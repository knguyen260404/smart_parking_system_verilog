==> flow/design.v <==
module Barrier_control #(
    parameter BARRIER_DELAY = 50   
)(
    input wire clk,                 
    input wire reset,               
    input wire open_entry,          
    input wire open_exit,           
    input wire close_entry,         
    input wire close_exit,          
    input wire emergency,           
    input wire vehicle_direction,   
    output reg entry_barrier,       
    output reg exit_barrier,        
    output reg [1:0] barrier_status  
);
    reg [31:0] entry_timer;         
    reg [31:0] exit_timer;          
    reg entry_in_motion;            
    reg exit_in_motion;             
    initial begin
        entry_barrier = 1'b0;       
        exit_barrier = 1'b0;        
        barrier_status = 2'b00;     
        entry_timer = 32'h0;
        exit_timer = 32'h0;
        entry_in_motion = 1'b0;
        exit_in_motion = 1'b0;
    end
    always @(*) begin
        case ({entry_barrier, exit_barrier})
            2'b00: barrier_status = 2'b00;  
            2'b01: barrier_status = 2'b10;  
            2'b10: barrier_status = 2'b01;  
            2'b11: barrier_status = 2'b11;  
        endcase
    end
    always @(posedge clk or posedge reset) begin
        if (reset) begin
            entry_barrier <= 1'b0;      
            entry_timer <= 32'h0;
            entry_in_motion <= 1'b0;
        end
        else if (emergency) begin
            entry_barrier <= 1'b1;      
            entry_timer <= 32'h0;
            entry_in_motion <= 1'b0;
        end
        else begin
            if (open_entry && !entry_barrier && !entry_in_motion) begin
                entry_in_motion <= 1'b1;
                entry_timer <= 32'h0;
            end
            if (close_entry && entry_barrier && !entry_in_motion) begin
                entry_in_motion <= 1'b1;
                entry_timer <= 32'h0;
            end
            if (entry_in_motion) begin
                if (entry_timer >= BARRIER_DELAY) begin
                    entry_barrier <= !entry_barrier;  
                    entry_in_motion <= 1'b0;
                    entry_timer <= 32'h0;
                end
                else begin
                    entry_timer <= entry_timer + 1;
                end
            end
        end
    end
    always @(posedge clk or posedge reset) begin
        if (reset) begin
            exit_barrier <= 1'b0;       
            exit_timer <= 32'h0;
            exit_in_motion <= 1'b0;
        end
        else if (emergency) begin
            exit_barrier <= 1'b1;       
            exit_timer <= 32'h0;
            exit_in_motion <= 1'b0;
        end
        else begin
            if (open_exit && !exit_barrier && !exit_in_motion) begin
                exit_in_motion <= 1'b1;
                exit_timer <= 32'h0;
            end
            if (close_exit && exit_barrier && !exit_in_motion) begin
                exit_in_motion <= 1'b1;
                exit_timer <= 32'h0;
            end
            if (exit_in_motion) begin
                if (exit_timer >= BARRIER_DELAY) begin
                    exit_barrier <= !exit_barrier;  
                    exit_in_motion <= 1'b0;
                    exit_timer <= 32'h0;
                end
                else begin
                    exit_timer <= exit_timer + 1;
                end
            end
        end
    end
endmodule
Reports on Barrier_control
The steps from the RTL of Barrier_control to its reports follow in flow order.
Lines are those of the file above, counted from 1.
Library cell names are shortened.
{"block": "setup", "top": "Barrier_control", "clk_port": "clk", "cell_library": "sky130hd", "corner": "tt_025C_1v80"}

Elaborated design
Yosys after proc, flatten, opt, wreduce and memory -nomap, before mapping. Memory bits, and registers merged into a memory's read port (data or address), are not among the register bits. Print and check cells are not counted. Equal cells are merged and count once.
{"block": "word_totals", "regBits": 68, "inputBits": 8, "output_inout_bits": 4}
{"block": "classes", "add_sub_neg": 2, "cmp": 2, "n_eq": 3, "mux": 27, "n_reduce_logical": 21}
{"block": "ops", "op": "2-to-1 mux 32 bit", "n": 10}
{"block": "ops", "op": "adder 32 x 1 -> 32 bit with constant B", "n": 2}
{"block": "ops", "op": ">= comparator 32 x 6 -> 1 bit with constant B", "n": 2}
{"block": "ops", "op": "2-to-1 mux 1 bit", "n": 16}
{"block": "ops", "op": "logical AND 1 bit", "n": 8}
{"block": "ops", "op": "nonzero test 2 bit", "n": 4}
{"block": "ops", "op": "nonzero test 4 bit", "n": 2}
{"block": "ops", "op": "case mux 2 bit (select 4 bit)", "n": 1}
{"block": "ops", "op": "zero test 1 bit", "n": 4}
{"block": "ops", "op": "equality test 2 bit with constant B", "n": 2}
{"block": "ops", "op": "AND reduction 2 bit", "n": 2}
{"block": "ops", "op": "equality test 2 x 1 -> 1 bit with constant B", "n": 1}
{"block": "ops", "op": "zero test 2 bit", "n": 1}

Longest topological paths
Longest topological path by Yosys (ltp), each cell counted once; first at word level (registers and memories cut), then after technology mapping (sequential cells cut; the memories' decode and read muxes count).
{"block": "depth", "depth_word": 8, "abc_area": 0, "ltp_mapped": 8}

After synthesis
Yosys stat after the flow's synthesis: flattened, memories mapped to cells. It holds for the ABC_AREA given above (unset counts as 0); a run with the other value may have another netlist.
The area totals of this step are shown rounded.
{"block": "mapped", "mapped_cells": 341, "synth_area_um2": 3370, "seqArea_um2": 1700, "flip_flops": 68, "n_buf": 13}
{"block": "by_type", "cell": "dfrtp_1", "n": 68}
{"block": "by_type", "cell": "nor2_1", "n": 64}
{"block": "by_type", "cell": "xor2_1", "n": 22}
{"block": "by_type", "cell": "xnor2_1", "n": 17}
{"block": "by_type", "cell": "nor4_1", "n": 17}
{"block": "by_type", "cell": "and4_1", "n": 12}
{"block": "by_type", "cell": "nand4_1", "n": 14}
{"block": "by_type", "cell": "and3_1", "n": 13}
{"block": "by_type", "cell": "nand3_1", "n": 16}
{"block": "by_type", "cell": "nand2_1", "n": 15}
{"block": "by_type", "cell": "a31oi_1", "n": 8}
{"block": "by_type", "cell": "ha_1", "n": 4}
{"block": "by_type", "cell": "nor3_1", "n": 9}
{"block": "by_type", "cell": "and2_1", "n": 7}
{"block": "by_type", "cell": "a21oi_1", "n": 8}
{"block": "by_type", "cell": "buf_2", "n": 6}
{"block": "by_type", "cell": "inv_1", "n": 8}
{"block": "by_type", "cell": "a311oi_4", "n": 1}
Other cell types: 20; their cells: 32.

Path before layout
OpenSTA on the mapped netlist: ideal clock, no wires. The path of least setup slack (recovery checks aside). Input and output delay are each 20% of the period. Register names are those of the netlist, which keeps one name where synthesis merged equal registers.
{"block": "synth_path", "kind": "reg2reg", "from": "register entry_timer[0]", "to": "register entry_timer[23]", "period_ns": 2.6, "setup_time_ns": 0.072, "launch_ns": 0.000, "t_arrival_ns": 1.838, "required_time_ns": 2.528, "setup_slack_ns": 0.690, "delay_ns": 1.910, "driving_pins": 8, "n_path_buf": 1, "synth_period_reached_ns": 1.91}
"delay_ns" is the arrival time less input delay plus setup time.
"driving_pins": output pins that drive a net of the path, with the launching flip-flop's if there is one; two outputs of one cell count as two.
"synth_period_reached_ns" = period - worst setup slack (recovery checks aside). The figure is calculated, with input and output delays left at 20% of the set period.
Between the ends stands the longest chain of elaborated cells between them, by number of cells; it is not shown to be the way that was timed. Of several equally long chains one is given.
Each line given opens the expression or statement behind the cell; cells for indexed reads and writes are added by Yosys, which also makes memories of some case tables.
A register here has more assigning lines than the two given.
{"block": "synth_between", "path_cell_list": "dfrtp_1 inv_1 ha_1 or4_4 a311oi_4 a31oi_4 buf_6 nor2_1", "elab_chain_cells": 4, "cone_cells": 5, "lines_between": 4, "cone_classes": "add/sub (1); compare (1); mux (3)"}
{"block": "synth_rtl", "element": "start: declaration", "line_no": 16, "source": "reg [31:0] entry_timer;"}
{"block": "synth_rtl", "element": "start: assignment", "line_no": 40, "source": "entry_timer <= 32'h0;"}
{"block": "synth_rtl", "element": "start: assignment", "line_no": 64, "source": "entry_timer <= entry_timer + 1;"}
{"block": "synth_rtl", "element": "adder 32 x 1 -> 32 bit", "line_no": 64}
{"block": "synth_rtl", "element": "2-to-1 mux 32 bit", "line_no": 58, "source": "if (entry_timer >= BARRIER_DELAY) begin"}
{"block": "synth_rtl", "element": "2-to-1 mux 32 bit", "line_no": 57, "source": "if (entry_in_motion) begin"}
{"block": "synth_rtl", "element": "2-to-1 mux 32 bit", "line_no": 43, "source": "else if (emergency) begin"}
{"block": "synth_rtl", "element": "end: assignment", "line_no": 45, "source": "entry_timer <= 32'h0;"}
{"block": "synth_rtl", "element": "end: assignment", "line_no": 64}
{"block": "synth_rtl", "element": "end: declaration", "line_no": 16}

Worst path after layout
From the final timing report of entry B: the path of least setup slack in the routed layout; clock arrival at registers is part of the times.
{"block": "layout_path", "kind": "in2reg", "from": "input emergency", "to": "register exit_timer[18]", "period_ns": 3.11, "input_delay_ns": 0.62, "setup_time_ns": 0.12, "launch_ns": 0.62, "t_arrival_ns": 2.70, "required_time_ns": 3.32, "setup_slack_ns": 0.62, "driving_pins": 6, "n_path_buf": 1}
Between the ends stands the longest chain of elaborated cells between them, by number of cells; it is not shown to be the way that was timed. Of several equally long chains one is given.
A register here has more assigning lines than the two given.
{"block": "layout_between", "path_cell_list": "clkdlybuf4s50_1 nor2_1 a21oi_1 and3_1 xnor2_1 nor2_1", "elab_chain_cells": 1, "cone_cells": 2, "lines_between": 1, "cone_classes": "mux (1); reduce/logical (1)"}
{"block": "layout_rtl", "element": "start: declaration", "line_no": 10, "source": "input wire emergency,"}
{"block": "layout_rtl", "element": "2-to-1 mux 32 bit", "line_no": 75, "source": "else if (emergency) begin"}
{"block": "layout_rtl", "element": "end: assignment", "line_no": 77, "source": "exit_timer <= 32'h0;"}
{"block": "layout_rtl", "element": "end: assignment", "line_no": 96, "source": "exit_timer <= exit_timer + 1;"}
{"block": "layout_rtl", "element": "end: declaration", "line_no": 17, "source": "reg [31:0] exit_timer;"}

# Flow runs of Barrier_control

Record of 2 stored runs of the RTL-to-layout flow on Barrier_control, platform sky130hd. The runs are unordered. Constraints: input delay and output delay 20% of the set period each, output load 0.01 pF.
"period_less_ws_ns": clock period set for the run, less the worst setup slack. It is reckoned from that one timing run; input and output delays stay at 20% of the period that was set.
"timing.worst_path_ns": the worst setup path's part of the clock period (all of it between registers, 20% less for each end at a port) less its slack. A launch clock that arrives late makes it longer, a capture clock that arrives late makes it shorter.
"power_total_w": no workload was simulated; the value follows from the tool's default switching activity.
Measured values are rounded.

{"run": "entry A", "settings": { "period_ns": 2.75, "CORE_UTILIZATION": 64, "SETUP_SLACK_MARGIN": 0.75, "PLACE_DENSITY_LB_ADDON": 0.19, "CORE_MARGIN": 10, "CELL_PAD_IN_SITES_GLOBAL_PLACEMENT": 1, "CELL_PAD_IN_SITES_DETAIL_PLACEMENT": 2, "GPL_TIMING_DRIVEN": 1, "CTS_CLUSTER_SIZE": 95, "CTS_CLUSTER_DIAMETER": 310, "CAP_MARGIN": 40, "SLEW_MARGIN": 30, "MIN_ROUTING_LAYER": "met1", "MAX_ROUTING_LAYER": "met5" }, "outcome": "not finished: placement ended with error DPL-0033"}
{"run": "entry B", "settings": { "period_ns": 3.11, "CORE_UTILIZATION": 37, "PLACE_DENSITY_LB_ADDON": 0.18, "CORE_ASPECT_RATIO": 1.53, "CELL_PAD_IN_SITES_GLOBAL_PLACEMENT": 3, "ABC_AREA": 0, "SLEW_MARGIN": 15, "MIN_ROUTING_LAYER": "met2", "CAP_MARGIN": 20, "CORE_MARGIN": 2 }, "results": { "synthArea_um2": 3370, "final_die_area_um2": 9910, "cell_area_final_um2": 3880, "fin_util_pct": 43.1, "setup_ws_ns": 0.617, "tns_setup_ns": 0.000, "worst_hold_slack_ns": 0.496, "power_total_w": 0.00189, "period_less_ws_ns": 2.493, "timing.worst_path_ns": 1.87, "worstPathKind": "in2reg" }}

==> flow/design.v <==
module Sensor_interface #(
    parameter DEBOUNCE_DELAY = 1000  
)(
    input wire clk,                 
    input wire reset,               
    input wire raw_entry_sensor,    
    input wire raw_exit_sensor,     
    output reg entry_sensor,        
    output reg exit_sensor,         
    output reg entry_passed,        
    output reg exit_passed          
);
    reg [31:0] entry_counter;       
    reg [31:0] exit_counter;        
    reg entry_detected;             
    reg exit_detected;              
    reg entry_sensor_prev;          
    reg exit_sensor_prev;           
    initial begin
        entry_sensor = 1'b0;
        exit_sensor = 1'b0;
        entry_passed = 1'b0;
        exit_passed = 1'b0;
        entry_counter = 32'h0;
        exit_counter = 32'h0;
        entry_detected = 1'b0;
        exit_detected = 1'b0;
        entry_sensor_prev = 1'b0;
        exit_sensor_prev = 1'b0;
    end
    always @(posedge clk or posedge reset) begin
        if (reset) begin
            entry_counter <= 32'h0;
            entry_sensor <= 1'b0;
        end
        else begin
            if (raw_entry_sensor != entry_sensor) begin
                if (entry_counter == DEBOUNCE_DELAY) begin
                    entry_sensor <= raw_entry_sensor;
                    entry_counter <= 32'h0;
                end
                else begin
                    entry_counter <= entry_counter + 1;
                end
            end
            else begin
                entry_counter <= 32'h0;
            end
        end
    end
    always @(posedge clk or posedge reset) begin
        if (reset) begin
            exit_counter <= 32'h0;
            exit_sensor <= 1'b0;
        end
        else begin
            if (raw_exit_sensor != exit_sensor) begin
                if (exit_counter == DEBOUNCE_DELAY) begin
                    exit_sensor <= raw_exit_sensor;
                    exit_counter <= 32'h0;
                end
                else begin
                    exit_counter <= exit_counter + 1;
                end
            end
            else begin
                exit_counter <= 32'h0;
            end
        end
    end
    always @(posedge clk or posedge reset) begin
        if (reset) begin
            entry_passed <= 1'b0;
            exit_passed <= 1'b0;
            entry_detected <= 1'b0;
            exit_detected <= 1'b0;
            entry_sensor_prev <= 1'b0;
            exit_sensor_prev <= 1'b0;
        end
        else begin
            entry_sensor_prev <= entry_sensor;
            exit_sensor_prev <= exit_sensor;
            if (entry_sensor && !entry_sensor_prev) begin
                entry_detected <= 1'b1;
                entry_passed <= 1'b0;
            end
            else if (!entry_sensor && entry_sensor_prev && entry_detected) begin
                entry_detected <= 1'b0;
                entry_passed <= 1'b1;
            end
            else begin
                entry_passed <= 1'b0;
            end
            if (exit_sensor && !exit_sensor_prev) begin
                exit_detected <= 1'b1;
                exit_passed <= 1'b0;
            end
            else if (!exit_sensor && exit_sensor_prev && exit_detected) begin
                exit_detected <= 1'b0;
                exit_passed <= 1'b1;
            end
            else begin
                exit_passed <= 1'b0;
            end
        end
    end
endmodule
==> Tool chain data of Sensor_interface <==
What the tools print for Sensor_interface, step after step.
Line numbers count from 1 in the design file above.
Operators carry their Yosys type and port widths (W data, S select, Z words).
Library cell names are shortened.
{ "inputs": {"design": "Sensor_interface", "clk_port": "clk", "library": "sky130hd", "lib_corner": "tt_025C_1v80"} }

==> Elaborated design <==
Counts by Yosys on the flattened word-level netlist (proc, flatten, opt, wreduce; memories kept). Register bits leave out memories and registers merged into their read ports (data or address). Print and check cells are left out. Cells with the same type and inputs are merged into one.
{ "op_classes": {"n_mux": 12, "n_div": 0, "shift": 0, "reduce_logical": 14, "add_sub_neg": 2, "n_logic": 0, "equal": 4, "cmp": 0, "multipliers": 0} }
{ "op_table": {"columns": ["cell", "count"], "rows": [
  ["$mux W32", 4],
  ["$add A32 B1 Y32 const B", 2],
  ["$eq A32 B10 Y1 const B", 2],
  ["$mux W1", 8],
  ["$logic_and A1 B1 Y1", 6],
  ["$logic_not A1 Y1", 4],
  ["$reduce_and A2 Y1", 2],
  ["$reduce_bool A2 Y1", 2],
  ["$ne A1 B1 Y1", 2]
]} }
{ "word_totals": {"input_bits": 4, "rom_bits": 0, "mem_bits_rw": 0, "reg_bits": 72, "word_cells": 42, "latchBits": 0, "mem_count": 0, "clocked_rd_ports_x_width": 0} }

==> Longest topological paths <==
Yosys ltp: most cells in a row. Word level: on the elaborated netlist, between registers, memories and ports. Mapped: between sequential cells and ports; inverters and the memories' decode and read muxes count.
{ "depth": {"ltp_word": 5, "ABC_AREA": 0, "mapped_depth": 7} }

==> Synthesis result <==
The flow's flattened synthesis, as Yosys stat reports it; memories are mapped. The netlist is that of the ABC_AREA named above (0 if unset); the other value can give another one.
{ "synth_totals": {"ffs": 72, "seq_area_um2": 1801.7, "mapped_cells": 400, "synth_area_um2": 3799.9} }
{ "types": {"columns": ["type", "count", "type_area_um2"], "rows": [
  ["dfrtp_1", 72, 1.8E+03],
  ["a21oi_1", 37, 185.178],
  ["nand4_1", 25, 156.4],
  ["or4_1", 19, 142.637],
  ["o31ai_1", 17, 127.622],
  ["xor2_1", 14, 122.618],
  ["nor2_1", 32, 120.115],
  ["nand3_1", 20, 100.096],
  ["o21ai_0", 20, 100.096],
  ["and4_1", 11, 96.342],
  ["or3_1", 13, 81.328],
  ["xnor2_1", 9, 78.826],
  ["nand2_1", 19, 71.318],
  ["inv_1", 18, 67.565],
  ["nor4_1", 9, 56.304],
  ["ha_1", 4, 50.048],
  ["clkbuf_1", 13, 48.797],
  ["or3_2", 5, 37.536]
]} }
Other cell types: 21; their cells: 43.

==> Timing after synthesis <==
Source: OpenSTA report_checks on the synthesized netlist (no wires, ideal clock, input and output delay 20% of the period each), path of least setup slack; recovery checks are left aside. Register names are those of the netlist, which keeps one name where synthesis merged equal registers.
{ "synth_timing": {"kind": "register -> register", "start": "register exit_counter[4]", "end": "register exit_counter[27]", "t_first_pin_ns": 0.000, "driving_pins": 7, "arrival_ns": 1.793, "period_ns": 2.4, "delay_ns": 1.870, "path_buffers": 2, "setup_slack_ns": 0.529, "synth_period_reached_ns": 1.871} }
"delay_ns" is the arrival time less input delay plus setup time.
"driving_pins": output pins that drive a net of the path, with the launching flip-flop's if there is one; two outputs of one cell count as two.
"synth_period_reached_ns" is the clock period less the worst setup slack; recovery checks do not enter. This is arithmetic on one report: input and output delays are still those of the set period (20% each).
The rows between start and end are the longest chain of elaborated cells between them; the timing report does not say that the signal goes this way. Where chains are equally long, one stands for them.
Each line given opens the expression or statement behind the cell; cells for indexed reads and writes are added by Yosys, which also makes memories of some case tables.
A register here has more assigning lines than the two given.
{ "synth_via": {"path_cell_list": "dfrtp_1 buf_2 nand2_1 or4_1 buf_2 or4b_1 a21oi_1", "elab_chain_len": 3, "cone_cells": 4, "cone_lines": 3, "classes_between": "add/sub: 1; eq/ne: 1; mux: 2"} }
{ "synth_lines": {"columns": ["item", "line_no", "rtl"], "rows": [
  ["start: declaration", 14, "reg [31:0] exit_counter;"],
  ["start: assignment", 53, "exit_counter <= 32'h0;"],
  ["start: assignment", 63, "exit_counter <= exit_counter + 1;"],
  ["$add A32 B1 Y32", 63, null],
  ["$mux W32", 58, "if (exit_counter == DEBOUNCE_DELAY) begin"],
  ["$mux W32", 57, "if (raw_exit_sensor != exit_sensor) begin"],
  ["end: assignment", 60, "exit_counter <= 32'h0;"],
  ["end: assignment", 63, null],
  ["end: declaration", 14, null]
]} }

==> Worst path after layout <==
Path of least setup slack in the final report of stored run 1 (OpenROAD, finished layout, wires in). Where an end is a register, its clock arrival counts in the times.
{ "layout_timing": {"kind": "register -> register", "start": "register exit_counter[1]", "end": "register exit_counter[27]", "arrival_ns": 2.27, "driving_pins": 7, "t_first_pin_ns": 0.34, "setup_slack_ns": -0.08, "period_ns": 1.9, "path_buffers": 2} }
The rows between start and end are the longest chain of elaborated cells between them; the timing report does not say that the signal goes this way. Where chains are equally long, one stands for them.
A register here has more assigning lines than the two given.
{ "layout_via": {"path_cell_list": "dfrtp_1 buf_4 nand4_1 or4_4 buf_6 or4b_4 a21oi_2", "elab_chain_len": 3, "cone_cells": 4, "cone_lines": 3, "classes_between": "add/sub: 1; eq/ne: 1; mux: 2"} }
{ "layout_lines": {"columns": ["item", "line_no", "rtl"], "rows": [
  ["start: declaration", 14, "reg [31:0] exit_counter;"],
  ["start: assignment", 53, "exit_counter <= 32'h0;"],
  ["start: assignment", 63, "exit_counter <= exit_counter + 1;"],
  ["$add A32 B1 Y32", 63, null],
  ["$mux W32", 58, "if (exit_counter == DEBOUNCE_DELAY) begin"],
  ["$mux W32", 57, "if (raw_exit_sensor != exit_sensor) begin"],
  ["end: assignment", 60, "exit_counter <= 32'h0;"],
  ["end: assignment", 63, null],
  ["end: declaration", 14, null]
]} }

==> runs of Sensor_interface <==
Settings and measured results of 2 stored flow runs for module Sensor_interface (sky130hd), not sorted in any way. The constraints put input and output delay at 20% of the set period each and load the outputs with 0.01 pF.
"finish__power__total" is the tool's figure for a default switching activity; nothing was simulated.

settings of stored run 1
{
  "period_ns": 1.9,
  "CAP_MARGIN": 20,
  "CORE_MARGIN": 2,
  "CORE_UTILIZATION": 40,
  "SLEW_MARGIN": 20
}
report of stored run 1
yosys chip area after synthesis (um^2): 3799.9
finish__design__die__area: 10295.1
finish__design__instance__utilization: 0.5335
finish__timing__setup__ws: -0.076
finish__power__total: 2.883e-03

settings of stored run 2
{
  "period_ns": 1.61,
  "CORE_UTILIZATION": 32,
  "SETUP_SLACK_MARGIN": 0.41,
  "CORE_ASPECT_RATIO": 0.74,
  "TNS_END_PERCENT": 75,
  "CTS_CLUSTER_SIZE": 88,
  "CTS_CLUSTER_DIAMETER": 288,
  "SLEW_MARGIN": 10,
  "MAX_ROUTING_LAYER": "met4",
  "CAP_MARGIN": 20,
  "CORE_MARGIN": 2
}
report of stored run 2
yosys chip area after synthesis (um^2): 3799.9
finish__design__die__area: 12772.2
finish__design__instance__utilization: 0.5065
finish__timing__setup__ws: -0.404
finish__power__total: 4.312e-03
